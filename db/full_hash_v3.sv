==> flow/design.v <==
module C6 (
    input   wire [63:0] C6_in
    ,input  wire [2:0] i
    ,output wire [5:0] C6_out
);
assign C6_out[0] = C6_in[(i*8) + 6]; 
assign C6_out[1] = C6_in[(i*8) + 4]; 
assign C6_out[2] = C6_in[(i*8) + 5] ^ C6_in[(i*8) + 0]; 
assign C6_out[3] = C6_in[(i*8) + 2];
assign C6_out[4] = C6_in[(i*8) + 3];
assign C6_out[5] = C6_in[(i*8) + 7] ^ C6_in[(i*8) + 1];
endmodule
module control_part(
    input  wire clk
    ,input wire rst_n
    ,input wire F_dr
    ,input wire End_of_File
    ,input wire start
    ,input wire case_rc0
    ,output wire F_rtr
    ,output wire switch_operation
    ,output wire H_ready
    ,output wire validate_input
    ,output wire validate_R_H
    ,output reg [2:0] R_i
);
    reg[2:0] state;
    reg[2:0] next_state;
    localparam  [2:0] S_start = 3'd0;
    localparam  [2:0] S_read =  3'd1;
    localparam  [2:0] S_OP1_RR = 3'd2;
    localparam  [2:0] S_RI= 3'd3;
    localparam  [2:0] S_WAIT1 = 3'd4;
    localparam  [2:0] S_OP2_AZZERA = 3'd5;
    localparam  [2:0] S_OP2_RI = 3'd6;
    localparam  [2:0] S_END= 3'd7;
    reg [3:0] R_r;
    reg       VLI; 
    reg       SW_O;
    reg       H_R;
    reg       F_rtr_s; 
    wire incrementation_round,ric_12,real_start, last_iteration;
    assign F_rtr = F_rtr_s;
    assign switch_operation = SW_O;
    assign incrementation_round = (R_i==3'd7)?1'b1:1'b0;
    assign validate_input = F_dr & F_rtr;
    assign validate_R_H = VLI;  
    assign last_iteration = (R_i == 3'd6)?1'b1:1'b0;
    assign ric_12 = (R_r == 4'd11)?1'b1:1'b0;
    assign H_ready = H_R;
    assign real_start = case_rc0 & start;
    always_ff @(posedge clk or negedge rst_n ) 
      if(!rst_n)
      begin
        state <= S_start;
      end
      else if(real_start == 1'b1)
      begin
        state <= S_start;
      end
      else
      begin
        state <= next_state;
      end
    always_comb 
        case(state)
          S_start: 
          begin
            if(F_dr == 1'b1 && F_rtr_s == 1'b1)
              next_state = S_read;
            else if(F_rtr_s == 1'b1 && End_of_File == 1'b1)
              next_state = S_OP2_RI;
            else 
              next_state = state;              
          end
          S_read:
            begin
                next_state = S_OP1_RR;
            end
          S_OP1_RR: 
            begin
              if(ric_12 == 1'b0  && incrementation_round == 1'b0)
              next_state = S_RI;
              else 
              next_state = state; 
            end
          S_RI:
            begin
              if(incrementation_round == 1'b1 && ric_12 == 1'b0)
                next_state = S_OP1_RR;
              else if(ric_12 == 1'b1 && last_iteration == 1'b1)
                next_state = S_WAIT1;
               else 
              next_state = state; 
            end
          S_WAIT1:
            begin
            if(F_dr == 1'b1)
              next_state = S_read;
            else if(End_of_File == 1'b1)
              next_state = S_OP1_AZZERA;
               else 
              next_state = state; 
            end
          S_OP2_AZZERA:
            begin
              next_state = S_OP2_RI;
            end
          S_OP2_RI:
            begin
            if(last_iteration == 1'b1)
              next_state = S_END;
               else 
              next_state = state; 
            end
          S_END:
            begin
            next_state = S_END;
            end
        endcase
    always_ff @(posedge clk) 
        if(state == S_start || state == S_WAIT1) 
        begin
            R_i <= 3'b000;
            R_r <= 4'b1111;  
        end  
        else if(state == S_RI) 
        begin
            R_i <= R_i+3'd1;
        end else if (state == S_OP1_RR) 
        begin  
            R_i<=3'b000;
            R_r<=R_r+3'd1;
        end
        else if(state == S_OP1_AZZERA) 
        begin
          R_i<=3'b000;
        end                                                                             
        else if(state == S_OP2_RI) 
         begin
          R_i<=R_i+3'd1;
        end
    always_ff @(posedge clk  ) 
     if(state == S_start) 
      begin
        SW_O <=0;
      end 
      else if(state == S_OP2_RI) 
      begin
        SW_O <= 1'b1;
      end
    always_ff @(posedge clk  ) 
       if(state == S_start) 
        begin 
            F_rtr_s <=1'b1;
        end 
        else if(state == S_WAIT1)
        begin 
          F_rtr_s <= 1'b1;
        end 
        else if(state == S_read || state == S_OP1_AZZERA) 
        begin
          F_rtr_s<=1'b0;
        end
    always_ff @(posedge clk  ) 
       if(state == S_start) 
        begin
          VLI <=1'b0;
        end
        else if(state == S_OP1_RR || state == S_OP2_AZZERA) 
        begin
          VLI <= 1'b1;
        end
        else if(state == S_WAIT1 || state == S_END) 
        begin
          VLI<= 1'b0;
        end
    always_ff  @(posedge clk  )
     if(state == S_start) 
        begin 
            H_R <=1'b0;
        end 
        else if(state == S_END) 
        begin
          H_R <=1'b1;
        end
endmodule
module full_hash (
    input wire clk
    ,input wire rst_n
    ,input wire start
    ,input wire [7:0] Byte
    ,input wire End_of_File
    ,input wire F_dr
    ,output reg [0:31] R_h
    ,output wire F_rtr
    ,output wire H_ready
);
    wire case_rc0,sw_o,vi,v_R_H;  
    wire [2:0] i;
    wire [31:0] digest;
    wire [0:31] real_digest;  
    assign R_h = real_digest;
    control_part control(
        .clk(clk)
        ,.rst_n(rst_n)
        ,.F_dr(F_dr)
        ,.End_of_File(End_of_File)
        ,.start(start)
        ,.case_rc0(case_rc0)
        ,.F_rtr(F_rtr)
        ,.switch_operation(sw_o)
        ,.H_ready(H_ready)
        ,.validate_input(vi)
        ,.validate_R_H(v_R_H)
        ,.R_i(i)
    );
    operative_part operative(
     .B(Byte)
    ,.start(start)  
    ,.clock(clk)
    ,.rstn(rst_n)
    ,.validate_input(vi)
    ,.switch_operation(sw_o)
    ,.validate_R_h(v_R_H)
    ,.R_i(i)
    ,.R_h(digest)
    ,.case_R_c_zero(case_rc0)
    );
    inverter invertitore(  
    .H_in(digest)
    ,.H_out(real_digest)
    );
endmodule
module inverter (
    input  wire [31:0] H_in
    ,output wire [0:31] H_out
);
    assign H_out = {    H_in[3:0],
                        H_in[7:4],
                        H_in[11:8],
                        H_in[15:12],
                        H_in[19:16],
                        H_in[23:20],
                        H_in[27:24],
                        H_in[31:28]
                        };
endmodule
module M6 (
     input  wire [7:0] a
    ,output wire [5:0] b 
);
assign b[0] = a[5] ^ a[4] ;
assign b[1] = a[6];
assign b[2] = a[7];
assign b[3] = a[0];
assign b[4] = a[1];
assign b[5] = a[3] ^ a[2];
endmodule
module operative_part (
    input   wire [7:0] B
    ,input  wire start 
    ,input  wire clock
    ,input  wire rstn
    ,input  wire validate_input 
    ,input  wire switch_operation 
    ,input  wire validate_R_h 
    ,input  wire [2:0] R_i
    ,output reg [31:0] R_h 
    ,output wire case_R_c_zero 
);
    reg [7:0]  R_b;
    reg [63:0] R_c = 64'd0;
    wire [5:0] m6_out;
    wire [7:0] m6_in;
    wire [5:0] c6_out;
    wire [63:0] c6_in;
    wire [5:0] sbox_in;
    wire [3:0] sbox_out;
    wire [31:0] xor_shift_in;
    wire [31:0] xor_shift_out;
    wire real_start;
assign case_R_c_zero = (R_c == 64'd0)?1'b1:1'b0;
assign m6_in = R_b;
assign c6_in = R_c;
assign real_start = case_R_c_zero & start;
assign sbox_in = switch_operation == 1? c6_out : m6_out; 
assign xor_shift_in = R_h;
M6 modulo_m6(
    .a(m6_in),
    .b(m6_out));
C6 modulo_c6(
    .C6_in(c6_in),
    .i(R_i),
    .C6_out(c6_out));
sbox modulo_sbox(
    .in(sbox_in),
    .out(sbox_out)
);
xor_shift modulo_xor_shift(
    .H(xor_shift_in),
    .S(sbox_out),
    .I(R_i),
    .H_modified(xor_shift_out)
);
always_ff @(posedge clock or negedge rstn) begin
    if (!rstn) begin 
        R_c <= 64'd0;
        R_h <= 32'h32FE1AF3; 
        R_b <= 8'd0;
    end
    else if(real_start==1'b1) 
    begin
        R_c <= 64'd0;
        R_h <= 32'h32FE1AF3;  
        R_b <= 8'd0;
    end
    else 
    begin
        if(validate_input == 1) begin 
            R_c <= R_c + 64'd1;
            R_b <= B;
        end 
        if(validate_R_H == 1) begin 
            R_h <= xor_shift_out;
        end
    end
end
endmodule
module sbox (
    input   wire [5:0] in
    ,output wire [3:0] out
);
        reg [3:0] sup_out;
        assign out = sup_out;
        always_comb
          case (in)
            6'b000000: sup_out = 4'b0010;
            6'b000001: sup_out = 4'b1110;
            6'b000010: sup_out = 4'b1100;
            6'b000011: sup_out = 4'b1011;
            6'b000100: sup_out = 4'b0100;
            6'b000101: sup_out = 4'b0010;
            6'b000110: sup_out = 4'b0001;
            6'b000111: sup_out = 4'b1100;
            6'b001000: sup_out = 4'b0111;
            6'b001001: sup_out = 4'b0100;
            6'b001010: sup_out = 4'b1010;
            6'b001011: sup_out = 4'b0111;
            6'b001100: sup_out = 4'b1011;
            6'b001101: sup_out = 4'b1101;
            6'b001110: sup_out = 4'b0110;
            6'b001111: sup_out = 4'b0001;
            6'b010000: sup_out = 4'b1000;
            6'b010001: sup_out = 4'b0101;
            6'b010010: sup_out = 4'b0101;
            6'b010011: sup_out = 4'b0000;
            6'b010100: sup_out = 4'b0011;
            6'b010101: sup_out = 4'b1111;
            6'b010110: sup_out = 4'b1111;
            6'b010111: sup_out = 4'b1100;
            6'b011000: sup_out = 4'b1101;
            6'b011001: sup_out = 4'b0011;
            6'b011010: sup_out = 4'b0000;
            6'b011011: sup_out = 4'b1001;
            6'b011100: sup_out = 4'b1110;
            6'b011101: sup_out = 4'b1000;
            6'b011110: sup_out = 4'b1001;
            6'b011111: sup_out = 4'b0110;
            6'b100000: sup_out = 4'b0100;
            6'b100001: sup_out = 4'b1011;
            6'b100010: sup_out = 4'b0010;
            6'b100011: sup_out = 4'b1000;
            6'b100100: sup_out = 4'b0001;
            6'b100101: sup_out = 4'b1100;
            6'b100110: sup_out = 4'b1011;
            6'b100111: sup_out = 4'b0111;
            6'b101000: sup_out = 4'b1100;
            6'b101001: sup_out = 4'b0001;
            6'b101010: sup_out = 4'b1101;
            6'b101011: sup_out = 4'b1110;
            6'b101100: sup_out = 4'b0111;
            6'b101101: sup_out = 4'b0010;
            6'b101110: sup_out = 4'b1000;
            6'b101111: sup_out = 4'b1101;
            6'b110000: sup_out = 4'b1111;
            6'b110001: sup_out = 4'b0110;
            6'b110010: sup_out = 4'b1001;
            6'b110011: sup_out = 4'b1111;
            6'b110100: sup_out = 4'b1100;
            6'b110101: sup_out = 4'b0000;
            6'b110110: sup_out = 4'b0101;
            6'b110111: sup_out = 4'b1001;
            6'b111000: sup_out = 4'b0110;
            6'b111001: sup_out = 4'b1100;
            6'b111010: sup_out = 4'b0011;
            6'b111011: sup_out = 4'b0100;
            6'b111100: sup_out = 4'b0000;
            6'b111101: sup_out = 4'b0101;
            6'b111110: sup_out = 4'b1110;
            6'b111111: sup_out = 4'b0011;
        endcase
endmodule
module xor_shift (
    input wire [31:0] H
    ,input wire [3:0] S
    ,input wire [2:0] I
    ,output wire [31:0] H_modified
);
reg [31:0] H_m;  
assign H_modified = H_m;
always_comb
begin
    H_m = H; 
    H_m[(I*4)+: 4] = ((H[(((I+1)%8)*4)+:4] ^ S) << (I/2)) | ((H[(((I+1)%8)*4)+:4] ^ S) >> (4 - (I/2)));
end
endmodule
Reports on full_hash
Tool output for the design above, in the order of the flow. Line numbers count from 1 in the design file above. Operators carry their Yosys type and port widths (W data, S select, Z words). Cell names lack the library's common part. The mark n/a stands for no value.

Top module: full_hash. Clock port: clk. Library: sky130hd. Library corner: tt_025C_1v80.

Elaborated design
Counts by Yosys on the flattened word-level netlist (proc, flatten, opt, wreduce; memories kept). Register bits leave out memories and registers merged into their read ports (data or address). Print and check cells are left out. Yosys's memory passes give these memory sizes; they may raise the number of words (mostly to a power of two), join words into wider ones and drop unused or constant bits.

Under register bits stands 117. The entry for latch bits reads 0. The entry for RAM bits reads 0. Under bits in read-only memories stands 256. Clocked read ports x word width: 0. Under memories stands 1. The figure for input port bits is 13. Output and inout bits: 34.

Memories: (name not given) (depth 64, width 4, read ports 1, wr ports 0, line 337) `case (in)`.

Under add/subtract/negate cells stands 13. For multiply operators the number is 0. The figure for div/mod/pow operators is 0. Magnitude comparators: 0. Under equal/unequal tests stands 16. The entry for shift operators reads 13. The figure for muxes and demuxes is 25. The figure for bitwise operators is 14. The figure for reductions and logical operators is 15.

Operators with widths (number): $shiftx A64 B8 Y1 (7); $mux W64 (2); $add A64 B1 Y64 const B (1); $shiftx A64 B7 Y1 (1); $logic_not A64 Y1 (1); $mux W32 (2); $mux W3 (13); $shift A4 B33 Y32 (1); $shift A4 B33 Y32 const A (1); $neg A5 Y33 (1); $and A32 B32 Y32 (1); $or A32 B32 Y32 (1); $shiftx A32 B6 Y4 (1); $not A32 Y32 (1); $shr A4 B32 Y4 (1); $add A6 B3 Y7 const B (4); $pmux W3 S8 (1); $eq A3 B3 Y1 const B (6); $mux W8 (2); $add A6 B2 Y7 const B (2); $ne A4 B1 Y1 const B (2); $add A6 B1 Y7 const B (1); $add A3 B1 Y3 const B (2); $ne A3 B1 Y1 const B (2); $eq A3 B2 Y1 const B (2); $mux W6 (1); $logic_and A1 B1 Y1 (5); $reduce_and A5 Y1 (1).

Other operator kinds: 19; their cells: 30.

Logic depth
Yosys ltp: most cells in a row. Word level: on the elaborated netlist, between registers, memories and ports. Mapped: between sequential cells and ports; inverters and the memories' decode and read muxes count.

Under word-level depth stands 9. For ABC_AREA the number is 0. The entry for depth in mapped cells reads 21.

Mapped cells and area
The flow's flattened synthesis, as Yosys stat reports it; memories are mapped. The netlist is that of the ABC_AREA named above (0 if unset); the other value can give another one. The area totals of this step are shown rounded.

Under cells in the netlist stands 790. Under chip area (Yosys) stands 0.007471 mm^2. For sequential area the number is 0.002902 mm^2. The figure for flip-flop cells is 117.

Cells by type: dfrtp_1 (number 88, area in all 2.2E+03 um^2); dfstp_2 (number 19, area in all 499.229 um^2); xnor2_1 (number 47, area in all 411.645 um^2); nand2_1 (number 98, area in all 367.853 um^2); xor2_1 (number 38, area in all 332.819 um^2); mux4_2 (number 14, area in all 315.302 um^2); ha_1 (number 21, area in all 262.752 um^2); nor2_1 (number 68, area in all 255.245 um^2); mux2i_1 (number 22, area in all 220.211 um^2); dfxtp_1 (number 10, area in all 200.192 um^2); a21oi_1 (number 39, area in all 195.187 um^2); nand3_1 (number 26, area in all 130.125 um^2); nor4_1 (number 18, area in all 112.608 um^2); and3_1 (number 16, area in all 100.096 um^2); clkbuf_1 (number 26, area in all 97.594 um^2); nand4_1 (number 15, area in all 93.84 um^2); o21ai_0 (number 17, area in all 85.082 um^2); inv_1 (number 22, area in all 82.579 um^2).

Other cell types: 64; their cells: 186. By module: a second synthesis without flattening, with its own total; a netlist apart from the flattened one above.

Cells (unflattened synthesis): 816. The figure for area (unflattened synthesis) is 0.008197 mm^2.

Each row is one instance without its submodules.

By module: operative_part (instances 1, cells 416, area 0.004662 mm^2); xor_shift (instances 1, cells 146, area 0.001204 mm^2); control_part (instances 1, cells 95, area 0.000797 mm^2); sbox (instances 1, cells 91, area 0.0006907 mm^2); C6 (instances 1, cells 30, area 0.0005555 mm^2); inverter (instances 1, cells 32, area 0.0002402 mm^2); M6 (instances 1, cells 6, area 0.0000475 mm^2); full_hash (instances 1, cells 0, area 0 mm^2).

Worst setup path after synthesis
Path of least setup slack by OpenSTA after synthesis, without wires, with an ideal clock, recovery checks aside; 20% of the period is set as input and as output delay. Where synthesis merged equal registers, the netlist keeps one of their names.

Kind: register to register. Start point: register control.R_i[0]. End point: register operative.R_h. The entry for period reads 5.14 ns. The entry for time at the first pin reads 0.000 ns. Under arrival time stands 4.122 ns. The figure for required time is 5.056 ns. Under slack stands 0.934 ns. The entry for delay of the path reads 4.206 ns. Driving pins on the path: 21. For buffers on the path the number is 3. Synthesis period reached: 4.206 ns.

"delay of the path" = arrival - input delay + setup time. "driving pins on the path": output pins that drive a net of the path, with the launching flip-flop's if there is one; two outputs of one cell count as two. "synthesis period reached" = period - worst setup slack (recovery checks aside). The figure is calculated, with input and output delays left at 20% of the set period. Where an end lacks its bit number, it is one bit of the signal, or one of the new flip-flops if synthesis recoded a state register. At most two assigning lines are given for a register; there are more.

Cells stage by stage: dfxtp_1 buf_6 buf_2 and2_1 a211oi_1 a211oi_1 mux2_2 inv_1 ha_1 clkbuf_1 nand2_1 o21ai_0 nand2_1 a21oi_1 o21ba_2 o41ai_1 o22ai_2 mux2i_1 and2_0 a221o_1 a221o_1.

RTL lines, path after synthesis: start, declared (line 25) `,output reg [2:0] R_i`; start, assigned (line 129) `R_i <= R_i+3'd1;`; start, assigned (line 141) `R_i<=R_i+3'd1;`; end, assigned (line 309) `R_h <= 32'h32FE1AF3;`; end, assigned (line 325) `R_h <= xor_shift_out;`; end, declared (line 269) `,output reg [31:0] R_h`.

Chain of elaborated cells between the ends: none given.

Worst path after layout
Path of least setup slack in the final report of flow run A (OpenROAD, finished layout, wires in). Where an end is a register, its clock arrival counts in the times.

Kind: register to register. Start point: register control.R_i[0]. End point: register operative.R_h. The entry for period reads 3.75 ns. The entry for time at the first pin reads 0.43 ns. Under arrival time stands 4.15 ns. The figure for required time is 4.10 ns. Under slack stands -0.05 ns. Driving pins on the path: 14. For buffers on the path the number is 0.

Where an end lacks its bit number, it is one bit of the signal, or one of the new flip-flops if synthesis recoded a state register. At most two assigning lines are given for a register; there are more.

Cells stage by stage: dfxtp_4 mux4_2 mux2i_4 a21o_1 inv_1 ha_1 o21ai_1 o21ai_0 a211o_1 a221oi_4 mux2i_1 and2_1 a221o_2 a221o_1.

RTL lines, path post-layout: start, declared (line 25) `,output reg [2:0] R_i`; start, assigned (line 129) `R_i <= R_i+3'd1;`; start, assigned (line 141) `R_i<=R_i+3'd1;`; end, assigned (line 309) `R_h <= 32'h32FE1AF3;`; end, assigned (line 325) `R_h <= xor_shift_out;`; end, declared (line 269) `,output reg [31:0] R_h`.

Chain of elaborated cells between the ends: none given.

Settings and measured results of 2 stored flow runs for module full_hash (sky130hd), not sorted in any way. The constraints put input and output delay at 20% of the set period each and load the outputs with 0.01 pF. "clock period achieved" means the clock period less the worst setup slack. The figure is calculated, with input and output delays left at 20% of the set period. "worst path time": the worst setup path's part of the clock period (all of it between registers, 20% less for each end at a port) less its slack. A launch clock that arrives late makes it longer, a capture clock that arrives late makes it shorter. "power consumption" rests on the timing tool's default activity at the inputs, not on a simulated workload. The measured numbers are rounded.

Flow run A has these settings: period_ns 3.75; CAP_MARGIN 20; CORE_MARGIN 2; CORE_UTILIZATION 40; SLEW_MARGIN 20. The power consumption comes to 0.002996 W. The netlist area reported by Yosys stands at 0.007471 mm^2. The final design utilization reads 54.8%. The worst setup slack after layout reads -0.049 ns. The measured total negative slack on setup checks is -0.272 ns. The total die area is 0.01979 mm^2. The standard-cell area after routing comes to 0.009941 mm^2. The clock period achieved is 3.799 ns. The worst path time is 3.80 ns. Kind of the worst setup path: register to register.

Flow run B has these settings: period_ns 3.64; CORE_UTILIZATION 32; PLACE_DENSITY_LB_ADDON 0.11; CORE_ASPECT_RATIO 1.69; CORE_MARGIN 9; GPL_TIMING_DRIVEN 0; CTS_CLUSTER_DIAMETER 222; CAP_MARGIN 25; SLEW_MARGIN 40; MAX_ROUTING_LAYER met5. The final design utilization reads 43.3%. The total die area is 0.02936 mm^2. The netlist area reported by Yosys stands at 0.007471 mm^2. The standard-cell area after routing comes to 0.009937 mm^2. The worst setup slack after layout reads -0.484 ns. The measured total negative slack on setup checks is -12.25 ns. The clock period achieved is 4.124 ns. The worst path time is 4.12 ns. Kind of the worst setup path: register to register. The power consumption comes to 0.003117 W.
